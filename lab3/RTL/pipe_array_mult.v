==> flow/design.v <==
module pipe_array_mult (a, b, y, CLK, RESETn);
    parameter bw = 4;
    input CLK, RESETn;
    input [bw-1:0] a, b;
    output [2*bw-1:0] y;
    reg [bw-1:0] a_pipe [bw-1:0];
    reg [bw-1:0] b_pipe [bw-1:0];
    reg [2*bw-1:0] partials [bw-1:0];
    integer i;
    always @(posedge CLK) begin
        a_pipe[0] <= a;
        b_pipe[0] <= b;
        partials[0] <= a[0] ? b : 0;
        for (i = 1; i < bw; i = i + 1) begin
            a_pipe[i] <= a_pipe[i-1];
            b_pipe[i] <= b_pipe[i-1];
            partials[i] <= (a_pipe[i-1][i] ? b_pipe[i-1] << i : 0) + partials[i-1];
        end
    end
    assign y = partials[bw-1];
endmodule
======== Tool chain data of pipe_array_mult ========
The steps from the RTL of pipe_array_mult to its reports follow in flow order.
Lines are those of the file above, counted from 1.
Operators: Yosys type, input widths -> output width; for muxes data width and select width s.
Cell names lack the library's common part.
Not given: -
inputs
  top ..................................... pipe_array_mult
  clock port .............................. CLK
  library ................................. sky130hd
  timing corner ........................... tt_025C_1v80

======== Word level ========
Yosys after proc, flatten, opt, wreduce and memory -nomap, before mapping. Enables and synchronous resets that opt folds into registers are not counted as muxes. Print and check cells are not counted. Equal cells are merged and count once.
cells by class
  multiplexer cells ....................... 3
  add/subtract/negate cells ............... 3
operators with widths
  kind         count
  $add 7x8->8  1
  $add 6x6->7  1
  $mux 7       1
  $add 5x4->6  1
  $mux 6       1
  $mux 5       1
word-level totals
  output and inout bits ................... 8
  flip-flop bits (word level) ............. 50
  word-level cells ........................ 16

======== Depth ========
Depth = most cells in a row (Yosys ltp): at word level without a register or memory, in the mapped netlist without a sequential cell, where the memories' decode and read muxes count.
logic depth
  depth after elaboration ................. 2
  ABC_AREA ................................ 0
  mapped depth ............................ 7
  gate-level depth less buffers ........... 7

======== Mapped cells and area ========
The flow's flattened synthesis, as Yosys stat reports it; memories are mapped. The netlist is that of the ABC_AREA named above (0 if unset); the other value can give another one.
mapped netlist
  area of sequential cells ................ 860.8 um^2
  cells in the netlist .................... 96
  mapped area ............................. 1311.3 um^2
  buffer cells ............................ 0
  flip-flop cells ......................... 43
cell types
  cell      count  total area (um^2)
  dfxtp_1   43     860.826
  ha_1      11     137.632
  and2_1    14     87.584
  fa_1      3      60.058
  a21o_1    5      37.536
  a21oi_2   3      26.275
  xnor2_1   3      26.275
  xor2_1    3      26.275
  inv_1     4      15.014
  nand2_1   2      7.507
  nand2b_1  1      6.256
  nor2b_1   1      6.256
  a21oi_1   1      5.005
  o21ai_0   1      5.005
  nor2_1    1      3.754

======== Worst setup path after synthesis ========
Path of least setup slack by OpenSTA after synthesis, without wires, with an ideal clock, recovery checks aside; 20% of the period is set as input and as output delay. Where synthesis merged equal registers, the netlist keeps one of their names.
path after synthesis
  path type ............................... reg2reg
  start ................................... register a_pipe[2][3]
  end ..................................... register partials[3][7]
  arrival time ............................ 1.321 ns
  clock period ............................ 2.59 ns
  driving pins on the path ................ 6
  delay of the path ....................... 1.435 ns
  time at the first pin ................... 0.000 ns
  path buffers ............................ 0
  setup time .............................. 0.114 ns
  data required time ...................... 2.476 ns
  setup slack ............................. 1.155 ns
  period reached after synthesis .......... 1.435 ns
"delay of the path" = arrival - input delay + setup time.
"driving pins on the path" counts driving pins, that of a launching flip-flop among them; a cell with two outputs on the path counts twice.
"period reached after synthesis" = period - worst setup slack (recovery checks aside). The figure is calculated, with input and output delays left at 20% of the set period.
Between the ends stands the longest chain of elaborated cells between them, by number of cells; it is not shown to be the way that was timed. Of several equally long chains one is given.
A line is the first line of the expression or statement that the cell stems from. Yosys adds cells for indexed reads and writes and turns some case tables into memories.
on the way, after synthesis
  cell sequence ........................... dfxtp_1 and2_1 ha_1 fa_1 a21o_1 a21o_1
  length of the longest elaborated chain .. 2
  elaborated cells on any way between the ends .. 2
RTL lines, path after synthesis
  what           RTL line  RTL
  from (decl)    6         reg [bw-1:0] a_pipe [bw-1:0];
  from (assign)  15        a_pipe[i] <= a_pipe[i-1];
  $mux 7         17        partials[i] <= (a_pipe[i-1][i] ? b_pipe[i-1] << i : 0) + partials[i-1];
  $add 7x8->8    17
  to (assign)    17
  to (decl)      8         reg [2*bw-1:0] partials [bw-1:0];

======== Path in the finished layout ========
From the final timing report of flow run 2: the path of least setup slack in the routed layout; clock arrival at registers is part of the times.
path after layout
  path type ............................... reg2reg
  start ................................... register a_pipe[2][3]
  end ..................................... register partials[3][7]
  clock period ............................ 0.839 ns
  driving pins on the path ................ 6
  setup slack ............................. -0.58 ns
  path buffers ............................ 0
  arrival time ............................ 1.61 ns
  time at the first pin ................... 0.29 ns
  data required time ...................... 1.03 ns
  setup time .............................. 0.10 ns
Between the ends stands the longest chain of elaborated cells between them, by number of cells; it is not shown to be the way that was timed. Of several equally long chains one is given.
on the way, after layout
  cell sequence ........................... dfxtp_2 and2_4 ha_4 fa_2 a21o_1 a21o_1
  length of the longest elaborated chain .. 2
  elaborated cells on any way between the ends .. 2
RTL lines, path after layout
  what           RTL line  RTL
  from (decl)    6         reg [bw-1:0] a_pipe [bw-1:0];
  from (assign)  15        a_pipe[i] <= a_pipe[i-1];
  $mux 7         17        partials[i] <= (a_pipe[i-1][i] ? b_pipe[i-1] << i : 0) + partials[i-1];
  $add 7x8->8    17
  to (assign)    17
  to (decl)      8         reg [2*bw-1:0] partials [bw-1:0];

Data sheet: physical implementation of pipe_array_mult

2 stored runs of pipe_array_mult in the flow (synthesis by Yosys, layout by OpenROAD, sky130hd cells), in arbitrary order. Constraints: input delay and output delay 20% of the set period each, output load 0.01 pF.
"achieved clock period (ns)" = clock period - worst setup slack. The figure is calculated, with input and output delays left at 20% of the set period.
"worst setup path time (ns)": the worst setup path's part of the clock period (all of it between registers, 20% less for each end at a port) less its slack. A launch clock that arrives late makes it longer, a capture clock that arrives late makes it shorter.
By "finish__power__total" is meant OpenSTA's value without simulated activity: inputs other than the clock are taken to toggle once in ten clock periods, and the tool carries that through the logic.

Flow files of flow run 1
==> flow/run.sh <==
#!/bin/bash
# the make line also repeats the synthesis and layout settings of config.mk as NAME=value (left out here)
make -C /OpenROAD-flow-scripts/flow DESIGN_CONFIG=/design/flow/config.mk WORK_HOME=/design/flow/orfs CLKGATE_MAP_FILE= finish
==> flow/config.mk <==
export PLATFORM = sky130hd
export DESIGN_NAME = pipe_array_mult
export DESIGN_NICKNAME = pipe_array_mult
export VERILOG_FILES = /design/flow/design.v
export SDC_FILE = /design/flow/constraint.sdc
export NUM_CORES = 4
export LEC_CHECK = 0
export CAP_MARGIN = 20
export CELL_PAD_IN_SITES_DETAIL_PLACEMENT = 2
export CORE_MARGIN = 2
export CORE_UTILIZATION = 70
export CTS_CLUSTER_DIAMETER = 346
export CTS_CLUSTER_SIZE = 82
export GPL_TIMING_DRIVEN = 1
export HOLD_SLACK_MARGIN = 0.02
export MAX_ROUTING_LAYER = met4
export MIN_ROUTING_LAYER = met2
export SLEW_MARGIN = 25
export TNS_END_PERCENT = 35
==> flow/constraint.sdc <==
create_clock -name core_clock -period 0.882 [get_ports {CLK}]
set_input_delay 0.1764 -clock core_clock [delete_from_list [all_inputs] [get_ports {CLK}]]
set_output_delay 0.1764 -clock core_clock [all_outputs]
set_load 0.01 [all_outputs]

report of flow run 1: did not finish, place, DPL-0033

Flow files of flow run 2
==> flow/run.sh <==
#!/bin/bash
# the make line also repeats the synthesis and layout settings of config.mk as NAME=value (left out here)
make -C /OpenROAD-flow-scripts/flow DESIGN_CONFIG=/design/flow/config.mk WORK_HOME=/design/flow/orfs CLKGATE_MAP_FILE= finish
==> flow/config.mk <==
export PLATFORM = sky130hd
export DESIGN_NAME = pipe_array_mult
export DESIGN_NICKNAME = pipe_array_mult
export VERILOG_FILES = /design/flow/design.v
export SDC_FILE = /design/flow/constraint.sdc
export NUM_CORES = 4
export LEC_CHECK = 0
export CAP_MARGIN = 20
export CELL_PAD_IN_SITES_DETAIL_PLACEMENT = 2
export CORE_MARGIN = 2
export CORE_UTILIZATION = 19
export GPL_TIMING_DRIVEN = 0
export SETUP_SLACK_MARGIN = 0.23
export SLEW_MARGIN = 0
==> flow/constraint.sdc <==
create_clock -name core_clock -period 0.839 [get_ports {CLK}]
set_input_delay 0.1678 -clock core_clock [delete_from_list [all_inputs] [get_ports {CLK}]]
set_output_delay 0.1678 -clock core_clock [all_outputs]
set_load 0.01 [all_outputs]

report of flow run 2
yosys chip area after synthesis (um^2): 1311.3
finish__design__die__area: 7582.1
finish__design__instance__area__stdcell: 1828.0
finish__design__instance__utilization: 0.2721
finish__timing__setup__ws: -0.580
finish__timing__setup__tns: -5.885
finish__timing__hold__ws: 0.297
finish__power__total: 4.312e-03
achieved clock period (ns): 1.419
worst setup path time (ns): 1.42
worst setup path kind: reg2reg
